==> flow/design.v <==
`timescale 1ns/1ns
module Controller (input zeroflag, input [31:0]instruction, input clk, rst, output reg PCWrite, PCWriteCond, IorD, MemWrite, MemRead, IRWrite, RegDst, WriteRegSel, MemtoReg, WriteDataSel, RegWrite, ALUSrcA, output reg [1:0]ALUSrcB, PCSrc, output reg [2:0]ALUoperation);
    parameter [3:0] IF = 4'b0000, ID = 4'b0001, JumpComplete = 4'b0010, branchComplete = 4'b0011, RTstart = 4'b0100, RTcomplete = 4'b0101, MemRefStart = 4'b0110, SWcomplete = 4'b0111, LWstart = 4'b1000, LWcomplete = 4'b1001, JumpRcomplete = 4'b1010, JALcomplete = 4'b1011, RTcomplete3 = 4'b1100;
    reg [3:0]ps, ns;
    wire [5:0]functionType, Opcode;
    assign Opcode = instruction[31:26];
    assign functionType = instruction[5:0];
    always @(zeroflag, instruction, ps)begin
        {PCWrite, PCWriteCond, IorD, MemWrite, MemRead, IRWrite, RegDst, WriteRegSel, MemtoReg, WriteDataSel, RegWrite, ALUSrcA} = 12'b0;
        ALUSrcB = 2'b00;
        PCSrc = 2'b00;
        ALUoperation = 3'b000;
        ns = IF;
        case(ps)
            IF : begin
                IorD = 1'b0;
                MemRead = 1'b1;
                IRWrite = 1'b1;
                ALUSrcA = 1'b0;
                ALUSrcB = 2'b01;
                ALUoperation = 3'b010;  
                PCSrc = 2'b00;
                PCWrite = 1'b1;
                ns = ID;
            end
            ID : begin
                ALUSrcA = 1'b0;
                ALUSrcB = 2'b11;
                ALUoperation = 3'b010;  
                case(Opcode)
                    6'b000000 : begin  
                        ns = RTstart;
                    end
                    6'b000010 : begin  
                        ns = JumpComplete;
                    end
                    6'b000011 : begin  
                        ns = JALcomplete;
                    end
                    6'b000100 : begin  
                        ns = branchComplete;
                    end
                    6'b000101 : begin  
                        ns = branchComplete;
                    end
                    6'b001000 : begin  
                        ns = RTstart;
                    end
                    6'b001100 : begin  
                        ns = RTstart;
                    end
                    6'b100011 : begin  
                        ns = MemRefStart;
                    end
                    6'b101011 : begin  
                        ns = MemRefStart;
                    end
                    6'b100000 : begin  
                        ns = JumpRcomplete;
                    end
                endcase
            end
            JumpComplete : begin
                PCSrc = 2'b01;
                PCWrite = 1'b1;
                ns = IF;
            end
            branchComplete : begin
                ALUSrcA = 1'b1;
                ALUSrcB = 2'b00;
                ALUoperation = 3'b110;  
                PCWriteCond = 1'b1;
                PCSrc = 2'b10;
                ns = IF;
            end
            RTstart : begin
                case(Opcode)
                    6'b000000 : begin  
                        ALUSrcA = 1'b1;
                        ALUSrcB = 2'b00;
                        ns = RTcomplete3;
                        case(functionType)
                            6'b100000 : begin  
                                ALUoperation = 3'b010;
                            end
                            6'b100010 : begin  
                                ALUoperation = 3'b110;
                            end
                            6'b100100 : begin  
                                ALUoperation = 3'b000;
                            end
                            6'b100101 : begin  
                                ALUoperation = 3'b001;
                            end
                            6'b101010 : begin  
                                ALUoperation = 3'b111;
                            end
                        endcase
                    end
                    6'b001000 : begin  
                        ALUSrcA = 1'b1;
                        ALUSrcB = 2'b10;
                        ALUoperation = 3'b010;
                        ns = RTcomplete;
                    end
                    6'b001100 : begin  
                        ALUSrcA = 1'b1;
                        ALUSrcB = 2'b10;
                        ALUoperation = 3'b000;
                        ns = RTcomplete;
                    end
                endcase
            end
            RTcomplete : begin
                RegDst = 1'b0;
                WriteRegSel = 1'b0;
                MemtoReg = 1'b0;
                WriteDataSel = 1'b0;
                RegWrite = 1'b1;
                ns = IF;
            end
            RTcomplete3 : begin
                RegDst = 1'b1;
                WriteRegSel = 1'b0;
                MemtoReg = 1'b0;
                WriteDataSel = 1'b0;
                RegWrite = 1'b1;
                ns = IF;
            end
            MemRefStart : begin
                ALUSrcA = 1'b1;
                ALUSrcB = 2'b10;
                ALUoperation = 3'b010;  
                case(Opcode)
                    6'b100011 : begin  
                        ns = LWstart;
                    end
                    6'b101011 : begin  
                        ns = SWcomplete;
                    end
                endcase
            end
            SWcomplete : begin
                IorD = 1'b1;
                MemWrite = 1'b1;
                ns = IF;
            end
            LWstart : begin
                IorD = 1'b1;
                MemRead = 1'b1;
                ns = LWcomplete;
            end
            LWcomplete : begin
                RegDst = 1'b0;
                WriteRegSel = 1'b0;
                MemtoReg = 1'b1;
                WriteDataSel = 1'b0;
                RegWrite = 1'b1;
                ns = IF;
            end
            JumpRcomplete : begin
                PCSrc = 2'b11;
                PCWrite = 1'b1;
                ns = IF;
            end
            JALcomplete : begin
                WriteRegSel = 1'b1;
                WriteDataSel = 1'b1;
                RegWrite = 1'b1;
                PCSrc = 1'b1;
                PCWrite = 1'b1;
                ns = IF;
            end
            default : ns = IF;
        endcase
    end
    always @(posedge clk, posedge rst)begin
        if(rst)
            ps <= IF;
        else 
            ps <= ns;
    end
endmodule
== Reports on Controller ==
Tool output for the design above, in the order of the flow.
Line numbers count from 1 in the design file above.
Operators carry their Yosys type and port widths (W data, S select, Z words).
Library cell names are shortened.
A cell with n/a has no value.
Set-up
  top module: Controller
  clock input: clk
  standard-cell library: sky130hd
  corner: tt_025C_1v80

== After elaboration ==
Counts by Yosys on the flattened word-level netlist (proc, flatten, opt, wreduce; memories kept). Register bits leave out memories and registers merged into their read ports (data or address); mux counts leave out enables and synchronous resets folded into registers. Print and check cells are left out. Cells with the same type and inputs are merged into one.
Operators by class
  multiplexer cells: 22
  reduce/logical cells: 13
  equal/unequal tests: 25
Operators by type and width (count)
  $eq A6 B6 Y1 const B: 7
  $pmux W4 S6: 1
  $eq A4 B4 Y1 const B: 5
  $pmux W4 S5: 1
  $eq A4 B3 Y1 const B: 4
  $pmux W4 S2: 2
  $reduce_or A2 Y1: 7
  $eq A6 B2 Y1 const B: 2
  $eq A6 B3 Y1 const B: 2
  $eq A6 B4 Y1 const B: 2
  $pmux W3 S4: 1
  $mux W1: 11
  $pmux W3 S3: 1
  $eq A4 B2 Y1 const B: 2
  $reduce_or A4 Y1: 2
  $pmux W2 S4: 1
  $reduce_or A3 Y1: 2
  $logic_not A6 Y1: 1
  $pmux W3 S2: 1
  $pmux W2 S3: 1
  $eq A4 B1 Y1 const B: 1
  $logic_not A4 Y1: 1
  $pmux W1 S2: 1
  $mux W2: 1
Word-level totals
  output and inout bits: 19
  register bits: 4
  word-level cells: 61

== Logic depth ==
Longest topological path by Yosys (ltp), each cell counted once; first at word level (registers and memories cut), then after technology mapping (sequential cells cut; the memories' decode and read muxes count).
Logic depth
  depth after elaboration: 4
  ABC_AREA: 0
  depth in mapped cells: 4
  depth with buffers taken out: 4

== After synthesis ==
Yosys stat after the flow's synthesis: flattened, memories mapped to cells. It holds for the ABC_AREA given above (unset counts as 0); a run with the other value may have another netlist.
Synthesis totals
  buffer cells: 1
  chip area (Yosys): 659.4 um^2
  flip-flops: 13
  mapped cells: 65
Cells by type
  dfrtp_1: count 12, area in all 300.288 um^2
  or2_2: count 5, area in all 31.28 um^2
  dfstp_2: count 1, area in all 26.275 um^2
  and3_1: count 4, area in all 25.024 um^2
  nor3b_1: count 3, area in all 22.522 um^2
  nand3_1: count 4, area in all 20.019 um^2
  nor2_1: count 5, area in all 18.768 um^2
  nor2b_1: count 3, area in all 18.768 um^2
  nor3_4: count 1, area in all 16.266 um^2
  inv_1: count 4, area in all 15.014 um^2
  nor3_1: count 3, area in all 15.014 um^2
  and2_1: count 2, area in all 12.512 um^2
  nand2b_1: count 2, area in all 12.512 um^2
  nor4_2: count 1, area in all 12.512 um^2
  or4_4: count 1, area in all 11.261 um^2
  nor4bb_1: count 1, area in all 10.01 um^2
  o21ai_0: count 2, area in all 10.01 um^2
  a211o_1: count 1, area in all 8.758 um^2
Other cell types: 10; their cells: 10.

== Worst setup path after synthesis ==
Path of least setup slack by OpenSTA after synthesis, without wires, with an ideal clock, recovery checks aside; 20% of the period is set as input and as output delay. Where synthesis merged equal registers, the netlist keeps one of their names.
Path after synthesis
  path type: register -> output
  from: register ps
  to: output port PCWrite
  buffers on the path: 0
  delay of the path: 1.232 ns
  driving pins on the path: 3
  data required time: 1.336 ns
  data arrival time: 1.232 ns
  clock period: 1.67 ns
  launch time at the first pin: 0.000 ns
  setup slack: 0.104 ns
  period reached after synthesis: 1.566 ns
"delay of the path" is the arrival time less input delay plus setup time.
At an output port there is no setup time.
"driving pins on the path" counts driving pins, that of a launching flip-flop among them; a cell with two outputs on the path counts twice.
"period reached after synthesis" is the clock period less the worst setup slack; recovery checks do not enter. This is arithmetic on one report: input and output delays are still those of the set period (20% each).
An end named without its bit number is one bit of that signal or, where synthesis recoded a state register, one of its new flip-flops.
Between the ends stands the longest chain of elaborated cells between them, by number of cells; it is not shown to be the way that was timed. Of several equally long chains one is given.
Each line given opens the expression or statement behind the cell; cells for indexed reads and writes are added by Yosys, which also makes memories of some case tables.
On the way, after synthesis
  path through: dfrtp_1 > or3_2 > or2_2
  cells in the longest elaborated chain: 3
  elaborated cells between the ends (all ways): 6
  source lines of those cells: 1
  classes of those cells: eq/ne (3); mux (1); reduce/logical (2)
Ends and longest elaborated chain, after synthesis
  from (decl): RTL line 4  | reg [3:0]ps, ns;
  from (assign): RTL line 179  | ps <= IF;
  from (assign): RTL line 181  | ps <= ns;
  $logic_not A4 Y1: RTL line 14  | case(ps)
  $reduce_or A4 Y1
  $mux W1: RTL line 14
  to (decl): RTL line 2  | module Controller (input zeroflag, input [31:0]instruction, input clk, rst, output reg PCWrite, PCWriteCond, I ...
Some nets on the timed path still bear RTL names; the line given drives or declares the net.
Named nets, after synthesis (RTL line)
  PCSrc[0]: 14

Wiki page: Controller / flow data

2 stored runs of Controller in the flow (synthesis by Yosys, layout by OpenROAD, sky130hd cells), in arbitrary order. Constraints: input delay and output delay 20% of the set period each, output load 0.01 pF.

settings of flow run A
{
  "period_ns": 1.41,
  "CORE_UTILIZATION": 72,
  "PLACE_DENSITY": 0.85,
  "CORE_MARGIN": 7,
  "CELL_PAD_IN_SITES_DETAIL_PLACEMENT": 0,
  "CTS_CLUSTER_SIZE": 21,
  "CAP_MARGIN": 30,
  "MIN_ROUTING_LAYER": "met1",
  "SLEW_MARGIN": 20
}
report of flow run A: did not finish, floorplan, PDN-0185

settings of flow run B
{
  "period_ns": 2.25,
  "CORE_UTILIZATION": 69,
  "PLACE_DENSITY_LB_ADDON": 0.14,
  "CORE_ASPECT_RATIO": 1.47,
  "CORE_MARGIN": 8,
  "ABC_AREA": 1,
  "CTS_CLUSTER_SIZE": 63,
  "MIN_ROUTING_LAYER": "met2",
  "MAX_ROUTING_LAYER": "met5",
  "CAP_MARGIN": 20,
  "SLEW_MARGIN": 20
}
report of flow run B: did not finish, floorplan, PDN-0185
